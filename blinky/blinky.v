==> flow/design.v <==
module blinky(input        clk_25mhz,
              input [6:0]  btn,
              output [7:0] led,
              output       wifi_gpio0);
   wire i_clk;
   assign wifi_gpio0 = 1'b1;
   assign i_clk = clk_25mhz;
   localparam ctr_width = 32;
   reg [ctr_width-1:0] ctr = 0;
   assign led[7] = ctr[0];
   assign led[6] = btn[1];
   assign led[5:0] = ctr[26:21];
   always @(posedge i_clk) begin
      ctr = ctr + 1;
   end
endmodule
Step by step through the tools: blinky --
The steps from the RTL of blinky to its reports follow in flow order. Line numbers count from 1 in the design file above. Operators: Yosys type, input widths -> output width; for muxes data width and select width s. Cell names lack the library's common part. The mark - stands for no value.
Set-up: design top blinky, clock port clk_25mhz, library sky130hd, timing corner tt_025C_1v80

Word level --
Counts by Yosys on the flattened word-level netlist (proc, flatten, opt, wreduce; memories kept). Register bits leave out memories and registers merged into their read ports (data or address); mux counts leave out enables and synchronous resets folded into registers. Print and check cells are left out. Cells with the same type and inputs are merged into one.
Word-level totals: input port bits 8, clocked read ports x word width 0, ROM bits 0, register bits after elaboration 32, output and inout bits 9, elaborated cells 2, memories 0, latch bits 0, memory bits (writable) 0
Operators by class: muxes and demuxes 0, divide/modulo/power cells 0, shift-type cells 0, add/sub/neg operators 1, reduce/logical cells 0, $mul 0, order comparisons 0, eq/ne operators 0, bitwise logic cells 0
Operators by type and width (number):
- $add 32x1->32 const B | 1

Logic depth --
Depth = most cells in a row (Yosys ltp): at word level without a register or memory, in the mapped netlist without a sequential cell, where the memories' decode and read muxes count.
Depth: depth in word-level cells 1, ABC_AREA 0, mapped depth 5, gate-level depth less buffers 5

After synthesis --
Yosys stat after the flow's synthesis: flattened, memories mapped to cells. It holds for the ABC_AREA given above (unset counts as 0); a run with the other value may have another netlist. Totals and module areas in this step are rounded.
Synthesis totals: area of sequential cells 540 um2, mapped cells 113, mapped flip-flops 27, cell area after synthesis 1100 um2, buffer cells 10
Cells by type:
- dfxtp_1 | number 27, total area 540.518 um2
- xor2_1 | number 14, total area 122.618 um2
- xnor2_1 | number 11, total area 96.342 um2
- buf_4 | number 9, total area 67.565 um2
- nand3_1 | number 10, total area 50.048 um2
- nand2_1 | number 9, total area 33.782 um2
- nor2_1 | number 7, total area 26.275 um2
- nand4_1 | number 4, total area 25.024 um2
- nor3_1 | number 5, total area 25.024 um2
- nor4_2 | number 2, total area 25.024 um2
- nor4_1 | number 3, total area 18.768 um2
- ha_1 | number 1, total area 12.512 um2
- nand4_2 | number 1, total area 12.512 um2
- or2_1 | number 2, total area 12.512 um2
- buf_6 | number 1, total area 11.261 um2
- and4_1 | number 1, total area 8.758 um2
- inv_1 | number 2, total area 7.507 um2
- and3_1 | number 1, total area 6.256 um2
Not listed: further types 3, cells in them 3.

Timing after synthesis --
Source: OpenSTA report_checks on the synthesized netlist (no wires, ideal clock, input and output delay 20% of the period each), path of least setup slack; recovery checks are left aside. Register names are those of the netlist, which keeps one name where synthesis merged equal registers.
Path after synthesis: path type reg2reg, start reg ctr[0], end reg ctr[22], path slack 791 ps, arrival time 1315 ps, time at the first pin 0 ps, delay of the path 1449 ps, clock period 2240 ps, data required time 2106 ps, buffers on the path 0, library setup time 134 ps, stages on the path 6, synthesis period reached 1449 ps
"delay of the path" is the arrival time less input delay plus setup time. "stages on the path": output pins that drive a net of the path, with the launching flip-flop's if there is one; two outputs of one cell count as two. "synthesis period reached" is the clock period less the worst setup slack; recovery checks do not enter. This is arithmetic on one report: input and output delays are still those of the set period (20% each). Between the ends stands the longest chain of elaborated cells between them, by number of cells; it is not shown to be the way that was timed. Of several equally long chains one is given. A line is the first line of the expression or statement that the cell stems from. Yosys adds cells for indexed reads and writes and turns some case tables into memories.
On the way, after synthesis: cells stage by stage dfxtp_1 ha_1 nand2_1 or2_1 nor4_1 xor2_1, cells in the longest elaborated chain 1, elaborated cells on any way between the ends 1, RTL lines with such cells 1, classes of those cells add/sub: 1
RTL lines, path after synthesis:
- start: declaration | RTL line 9 | reg [ctr_width-1:0] ctr = 0;
- start: assignment | RTL line 14 | ctr = ctr + 1;
- $add 32x1->32 | RTL line 14
- end: assignment | RTL line 14
- end: declaration | RTL line 9

Worst path after layout --
From the final timing report of job 2: the path of least setup slack in the routed layout; clock arrival at registers is part of the times. The path's times are printed in steps of 10 ps; the period is the one set.
Path after layout: path type reg2reg, start reg ctr[0], end reg ctr[22], path slack -270 ps, data required time 1390 ps, time at the first pin 330 ps, clock period 1130 ps, arrival time 1650 ps, buffers on the path 1, stages on the path 7, library setup time 70 ps
Between the ends stands the longest chain of elaborated cells between them, by number of cells; it is not shown to be the way that was timed. Of several equally long chains one is given.
On the way, after layout: cells stage by stage dfxtp_2 buf_6 ha_4 nand2_4 or2_4 nor4_4 xor2_1, cells in the longest elaborated chain 1, elaborated cells on any way between the ends 1, RTL lines with such cells 1, classes of those cells add/sub: 1
RTL lines, path after layout:
- start: declaration | RTL line 9 | reg [ctr_width-1:0] ctr = 0;
- start: assignment | RTL line 14 | ctr = ctr + 1;
- $add 32x1->32 | RTL line 14
- end: assignment | RTL line 14
- end: declaration | RTL line 9

Add stored flow runs of blinky

Stored flow runs of blinky (2 of them; Yosys, OpenROAD, sky130hd). They differ in their settings and are not a sequence. Constraints: input delay and output delay 20% of the set period each, output load 0.01 pF.
"clock period reached" means the clock period less the worst setup slack. The figure is calculated, with input and output delays left at 20% of the set period.
"time of the worst setup path" is the time allowed to the run's worst setup path (the clock period less input and output delay, where it has them) less its slack. Clock arrival times count: a late capture clock shortens it, a late launch clock lengthens it.
"power consumption": no workload was simulated; the value follows from the tool's default switching activity.
"time of the worst setup path" is known to 10 ps.
The results are shown rounded.

[job 1] flow files
==> flow/run.sh <==
#!/bin/bash
# the make line also repeats the synthesis and layout settings of config.mk as NAME=value (left out here)
make -C /OpenROAD-flow-scripts/flow DESIGN_CONFIG=/design/flow/config.mk WORK_HOME=/design/flow/orfs CLKGATE_MAP_FILE= finish
==> flow/config.mk <==
export PLATFORM = sky130hd
export DESIGN_NAME = blinky
export DESIGN_NICKNAME = blinky
export VERILOG_FILES = /design/flow/design.v
export SDC_FILE = /design/flow/constraint.sdc
export NUM_CORES = 4
export LEC_CHECK = 0
export ABC_AREA = 1
export CAP_MARGIN = 20
export CELL_PAD_IN_SITES_DETAIL_PLACEMENT = 2
export CELL_PAD_IN_SITES_GLOBAL_PLACEMENT = 0
export CORE_ASPECT_RATIO = 0.88
export CORE_MARGIN = 2
export CORE_UTILIZATION = 48
export CTS_CLUSTER_DIAMETER = 265
export CTS_CLUSTER_SIZE = 79
export PLACE_DENSITY_LB_ADDON = 0.1
export SETUP_SLACK_MARGIN = 0.41
export SLEW_MARGIN = 20
==> flow/constraint.sdc <==
create_clock -name core_clock -period 1.66 [get_ports {clk_25mhz}]
set_input_delay 0.3320 -clock core_clock [delete_from_list [all_inputs] [get_ports {clk_25mhz}]]
set_output_delay 0.3320 -clock core_clock [all_outputs]
set_load 0.01 [all_outputs]

[job 1] result: not finished: clock tree synthesis ended with error DPL-0033

[job 2] flow files
==> flow/run.sh <==
#!/bin/bash
# the make line also repeats the synthesis and layout settings of config.mk as NAME=value (left out here)
make -C /OpenROAD-flow-scripts/flow DESIGN_CONFIG=/design/flow/config.mk WORK_HOME=/design/flow/orfs CLKGATE_MAP_FILE= finish
==> flow/config.mk <==
export PLATFORM = sky130hd
export DESIGN_NAME = blinky
export DESIGN_NICKNAME = blinky
export VERILOG_FILES = /design/flow/design.v
export SDC_FILE = /design/flow/constraint.sdc
export NUM_CORES = 4
export LEC_CHECK = 0
export CAP_MARGIN = 20
export CORE_MARGIN = 2
export CORE_UTILIZATION = 40
export SLEW_MARGIN = 20
==> flow/constraint.sdc <==
create_clock -name core_clock -period 1.13 [get_ports {clk_25mhz}]
set_input_delay 0.2260 -clock core_clock [delete_from_list [all_inputs] [get_ports {clk_25mhz}]]
set_output_delay 0.2260 -clock core_clock [all_outputs]
set_load 0.01 [all_outputs]

[job 2] result: post-synthesis cell area 1,100 um2; die area 3,200 um2; standard-cell area after routing 1,800 um2; utilization after layout 67 %; setup slack of the worst path -270 ps; sum of negative setup slack -3,500 ps; worst hold slack in the final report 450 ps; power consumption 0.0014 W; clock period reached 1,397 ps; time of the worst setup path 1,400 ps; class of the worst setup path reg2reg
